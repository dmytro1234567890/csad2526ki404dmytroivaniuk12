==> flow/design.v <==
module SPI_Master #(
    parameter CPOL = 0,
    parameter CPHA = 0,
    parameter CLK_DIV = 4
)(
    input  wire clk,  
    input  wire rst,  
    input  wire start,  
    input  wire [7:0] mosi_data,  
    output reg  [7:0] miso_data,  
    output reg  done,  
    output reg  sck,  
    output reg  mosi,  
    input  wire miso,  
    output reg  cs  
);
    reg [7:0] tx_shift;
    reg [7:0] rx_shift;
    reg [2:0] bit_cnt;
    reg [15:0] clk_cnt;
    reg sck_en;
    reg sck_int;
    reg sck_edge;
    localparam [1:0] IDLE = 2'b00;
    localparam [1:0] TRANSFER = 2'b01;
    localparam [1:0] DONE_ST = 2'b10;
    reg [1:0] state;
    always @(posedge clk or posedge rst) begin
        if (rst) begin
            clk_cnt <= 16'd0;
            sck_int <= CPOL;
            sck_edge <= 1'b0;
        end else if (sck_en) begin
            if (clk_cnt == CLK_DIV - 1) begin
                clk_cnt <= 16'd0;
                sck_int <= ~sck_int;
                sck_edge <= 1'b1;
            end else begin
                clk_cnt <= clk_cnt + 1'b1;
                sck_edge <= 1'b0;
            end
        end else begin
            sck_int <= CPOL;
            sck_edge <= 1'b0;
            clk_cnt <= 16'd0;
        end
    end
    always @(*) begin
        sck = sck_int;
    end
    generate
        if (CPOL == 0 && CPHA == 0) begin : mode_cpha0_cpol0
            always @(posedge clk or posedge rst) begin
                if (rst) begin
                    state <= IDLE;
                    cs <= 1'b1;
                    done <= 1'b0;
                    sck_en <= 1'b0;
                    bit_cnt <= 3'd0;
                    mosi <= 1'b0;
                    tx_shift <= 8'd0;
                    rx_shift <= 8'd0;
                    miso_data <= 8'd0;
                end else begin
                    case (state)
                        IDLE: begin
                            done <= 1'b0;
                            cs <= 1'b1;
                            sck_en <= 1'b0;
                            if (start) begin
                                tx_shift <= mosi_data;
                                rx_shift <= 8'd0;
                                bit_cnt <= 3'd7;
                                mosi <= mosi_data[7];
                                cs <= 1'b0;
                                sck_en <= 1'b1;
                                state <= TRANSFER;
                            end
                        end
                        TRANSFER: begin
                            if (sck_edge) begin
                                if (sck_int == 1'b1) begin
                                    rx_shift[bit_cnt] <= miso;
                                    if (bit_cnt == 3'd0) begin
                                        sck_en <= 1'b0;
                                        miso_data <= {rx_shift[7:1], miso};
                                        done <= 1'b1;
                                        state <= DONE_ST;
                                    end else begin
                                        bit_cnt <= bit_cnt - 1'b1;
                                    end
                                end else begin
                                    mosi <= tx_shift[bit_cnt];
                                end
                            end
                        end
                        DONE_ST: begin
                            cs <= 1'b1;
                            done <= 1'b0;
                            state <= IDLE;
                        end
                        default: state <= IDLE;
                    endcase
                end
            end
        end else if (CPOL == 0 && CPHA == 1) begin : mode_cpha1_cpol0
            always @(posedge clk or posedge rst) begin
                if (rst) begin
                    state <= IDLE;
                    cs <= 1'b1;
                    done <= 1'b0;
                    sck_en <= 1'b0;
                    bit_cnt <= 3'd0;
                    mosi <= 1'b0;
                    tx_shift <= 8'd0;
                    rx_shift <= 8'd0;
                    miso_data <= 8'd0;
                end else begin
                    case (state)
                        IDLE: begin
                            done <= 1'b0;
                            cs <= 1'b1;
                            sck_en <= 1'b0;
                            mosi <= 1'b0;
                            if (start) begin
                                tx_shift <= mosi_data;
                                rx_shift <= 8'd0;
                                bit_cnt <= 3'd7;
                                cs <= 1'b0;
                                sck_en <= 1'b1;
                                state <= TRANSFER;
                            end
                        end
                        TRANSFER: begin
                            if (sck_edge) begin
                                if (sck_int == 1'b1) begin
                                    mosi <= tx_shift[bit_cnt];
                                end else begin
                                    rx_shift[bit_cnt] <= miso;
                                    if (bit_cnt == 3'd0) begin
                                        sck_en <= 1'b0;
                                        miso_data <= {rx_shift[7:1], miso};
                                        done <= 1'b1;
                                        state <= DONE_ST;
                                    end else begin
                                        bit_cnt <= bit_cnt - 1'b1;
                                    end
                                end
                            end
                        end
                        DONE_ST: begin
                            cs <= 1'b1;
                            done <= 1'b0;
                            state <= IDLE;
                        end
                        default: state <= IDLE;
                    endcase
                end
            end
        end else begin : mode_cpol1
            always @(posedge clk or posedge rst) begin
                if (rst) begin
                    state <= IDLE;
                    cs <= 1'b1;
                    done <= 1'b0;
                    sck_en <= 1'b0;
                    bit_cnt <= 3'd0;
                    mosi <= 1'b0;
                    tx_shift <= 8'd0;
                    rx_shift <= 8'd0;
                    miso_data <= 8'd0;
                end else begin
                    state <= IDLE;
                end
            end
        end
    endgenerate
endmodule
# Step by step through the tools: SPI_Master
# Tool output for the design above, in the order of the flow.
# Line numbers count from 1 in the design file above.
# Operators: Yosys type, input widths -> output width; for muxes data width and select width s.
setup:
  top_module: "SPI_Master"
  clock_port: "clk"
  library: "sky130hd"
  pvt_corner: "tt_025C_1v80"

# Elaborated design
# Yosys after proc, flatten, opt, wreduce and memory -nomap, before mapping. Memory bits, and registers merged into a memory's read port (data or address), are not among the register bits. Print and check cells are not counted.
word_totals:
  register_bits: 51
  latch_bits: 0
  ramBits: 0
  mem_bits_ro: 0
  clocked_rd_ports_x_width: 0
  mem_count: 0
  inputBits: 12
  output_inout_bits: 12
  wordCells: 81
op_classes:
  add_sub_neg: 3
  n_mul: 0
  div: 0
  cmp: 0
  n_eq: 10
  shift: 3
  muxes: 35
  bitwise: 4
  reduce_logical: 14
op_table:
  columns: ["cell", "count"]
  rows:
  - ["$mux 16", 2]
  - ["$reduce_and 4->1", 6]
  - ["$mux 8", 3]
  - ["$add 16x1->16 const B", 1]
  - ["$eq 16x2->1 const B", 1]
  - ["$pmux 8 s2", 1]
  - ["$mux 1", 15]
  - ["$ne 2x2->1 const B", 6]
  - ["$mux 3", 4]
  - ["$shift 1x4->8", 1]
  - ["$shift 1x4->8 const A", 1]
  - ["$shiftx 8x3->1", 1]
  - ["$and 8x8->8", 1]
  - ["$or 8x8->8", 1]
  - ["$not 8->8", 1]
  - ["$pmux 1 s2", 4]
  - ["$mux 2", 4]
  - ["$reduce_bool 2->1", 3]
  - ["$pmux 3 s2", 1]
  - ["$reduce_and 5->1", 1]
  - ["$neg 3->4", 1]
  - ["$pmux 2 s2", 1]
  - ["$sub 3x1->3 const B", 1]
  - ["$logic_not 3->1", 1]
  - ["$eq 2x1->1 const B", 1]
  - ["$ne 2x1->1 const B", 1]
  - ["$eq 2x2->1 const B", 1]
  - ["$logic_not 2->1", 1]
# Other operator kinds: 3; their cells: 3.

# Depth
# Longest topological path by Yosys (ltp), each cell counted once; first at word level (registers and memories cut), then after technology mapping (sequential cells cut; the memories' decode and read muxes count).
depth:
  depth_word: 8
  ABC_AREA: 0
  mapped_depth: 8
  depth_no_buf: 7

# Netlist
# Yosys stat after the flow's synthesis: flattened, memories mapped to cells. It holds for the ABC_AREA given above (unset counts as 0); a run with the other value may have another netlist.
by_type:
  columns: ["type", "count"]
  rows:
  - ["sky130_fd_sc_hd__dfrtp_1", 49]
  - ["sky130_fd_sc_hd__nand2_1", 34]
  - ["sky130_fd_sc_hd__xnor2_1", 13]
  - ["sky130_fd_sc_hd__mux2_2", 9]
  - ["sky130_fd_sc_hd__nor2_1", 25]
  - ["sky130_fd_sc_hd__ha_1", 6]
  - ["sky130_fd_sc_hd__o21ai_0", 11]
  - ["sky130_fd_sc_hd__dfstp_2", 2]
  - ["sky130_fd_sc_hd__mux4_1", 2]
  - ["sky130_fd_sc_hd__nand3_1", 9]
  - ["sky130_fd_sc_hd__inv_1", 10]
  - ["sky130_fd_sc_hd__nor4_1", 6]
  - ["sky130_fd_sc_hd__a21oi_1", 7]
  - ["sky130_fd_sc_hd__nand4_1", 5]
  - ["sky130_fd_sc_hd__nor3_1", 6]
  - ["sky130_fd_sc_hd__o2bb2ai_1", 3]
  - ["sky130_fd_sc_hd__nand2b_1", 4]
  - ["sky130_fd_sc_hd__nor2b_1", 4]
# Not listed: further types 19, cells in them 25.
synth_totals:
  cell_count: 230
  area_um2: 2389.8
  ffs: 51

# Timing after synthesis
# OpenSTA on the mapped netlist: ideal clock, no wires. The path of least setup slack (recovery checks aside). Input and output delay are each 20% of the period. Register names are those of the netlist, which keeps one name where synthesis merged equal registers.
synth_timing:
  path_kind: "reg2reg"
  startpoint: "reg bit_cnt[0]"
  endpoint: "reg bit_cnt[2]"
  clock_period_ps: 2480
  t_first_pin_ps: 0
  arrival_time_ps: 1626
  t_required_ps: 2393
  path_slack_ps: 767
  delay_ps: 1713
  stages: 9
  period_less_setup_slack_ps: 1713
# "delay_ps" is the arrival time less input delay plus setup time.
# "stages" counts driving pins, that of a launching flip-flop among them; a cell with two outputs on the path counts twice.
# "period_less_setup_slack_ps" is the clock period less the worst setup slack; recovery checks do not enter. This is arithmetic on one report: input and output delays are still those of the set period (20% each).
# Between the ends stands the longest chain of elaborated cells between them, by number of cells; it is not shown to be the way that was timed. Of several equally long chains one is given.
# A line is the first line of the expression or statement that the cell stems from. Yosys adds cells for indexed reads and writes and turns some case tables into memories.
# A register here has more assigning lines than the two given.
synth_via:
  path_cell_list: "sky130_fd_sc_hd__dfrtp_1 -> sky130_fd_sc_hd__buf_6 -> sky130_fd_sc_hd__inv_1 -> sky130_fd_sc_hd__ha_1 -> sky130_fd_sc_hd__ha_1 -> sky130_fd_sc_hd__clkbuf_1 -> sky130_fd_sc_hd__nor2b_1 -> sky130_fd_sc_hd__a22o_1 -> sky130_fd_sc_hd__a22oi_1"
  elab_chain_len: 5
synth_rtl:
  columns: ["element", "line_no", "text"]
  rows:
  - ["start: declaration", 19, "reg [2:0] bit_cnt;"]
  - ["start: assignment", 59, "bit_cnt <= 3'd0;"]
  - ["start: assignment", 90, "bit_cnt <= bit_cnt - 1'b1;"]
  - ["$sub 3x1->3", 90, null]
  - ["$mux 3", 84, "if (bit_cnt == 3'd0) begin"]
  - ["$mux 3", 82, "if (sck_int == 1'b1) begin"]
  - ["$mux 3", 81, "if (sck_edge) begin"]
  - ["$pmux 3 s2", 65, "case (state)"]
  - ["end: assignment", 59, null]
  - ["end: assignment", 90, null]
  - ["end: declaration", 19, null]

# Timing after layout
# From the final timing report of run B: the path of least setup slack in the routed layout; clock arrival at registers is part of the times.
# The path's times are printed in steps of 10 ps; the period is the one set.
layout_timing:
  path_kind: "reg2out"
  startpoint: "reg sck_int"
  endpoint: "out sck"
  clock_period_ps: 3570
  output_delay_ps: 710
  t_first_pin_ps: 300
  arrival_time_ps: 1360
  t_required_ps: 2860
  path_slack_ps: 1490
  stages: 2
# A register here has more assigning lines than the two given.
layout_via:
  path_cell_list: "sky130_fd_sc_hd__dfrtp_1 -> sky130_fd_sc_hd__clkdlybuf4s50_1"
  elab_chain_len: 0
layout_rtl:
  columns: ["element", "line_no", "text"]
  rows:
  - ["start: declaration", 22, "reg sck_int;"]
  - ["start: assignment", 31, "sck_int <= CPOL;"]
  - ["start: assignment", 36, "sck_int <= ~sck_int;"]
  - ["end: declaration", 12, "output reg  sck,"]

# Measured results for SPI_Master: 2 stored runs of the Yosys and OpenROAD flow on sky130hd. The settings differ; the order carries no meaning. The constraints put input and output delay at 20% of the set period each and load the outputs with 0.01 pF.
# "clock_period_reached_ps" = clock period - worst setup slack. The figure is calculated, with input and output delays left at 20% of the set period.
# "timing.worst_path_ps" = time allowed to the worst setup path (clock period - input delay - output delay, where it has them) - its slack; a late launch clock adds to it, a late capture clock takes from it.
# "power_total_uw" rests on the timing tool's default activity at the inputs, not on a simulated workload.
# "timing.worst_path_ps" is known to 10 ps.
runs:
  - name: "run A"
    settings:
      period_ns: 2.43
      CORE_UTILIZATION: 59
      PLACE_DENSITY: 0.88
      CORE_MARGIN: 2
      CELL_PAD_IN_SITES_GLOBAL_PLACEMENT: 3
      GPL_ROUTABILITY_DRIVEN: 0
      SLEW_MARGIN: 0
      MAX_ROUTING_LAYER: "met4"
      CAP_MARGIN: 20
    outcome: "not finished: placement ended with error GPL-0301"
  - name: "run B"
    settings:
      period_ns: 3.57
      CAP_MARGIN: 20
      CORE_MARGIN: 2
      CORE_UTILIZATION: 40
      SLEW_MARGIN: 20
    results:
      synthArea_um2: 2389.8
      die_area_um2: 6608.9
      final_stdcell_area_um2: 2795.2
      setup_ws_ps: 1492
      holdWs_ps: 476
      power_total_uw: 1308
      clock_period_reached_ps: 2078
      timing.worst_path_ps: 1360
      worst_setup_path_type: "reg2out"
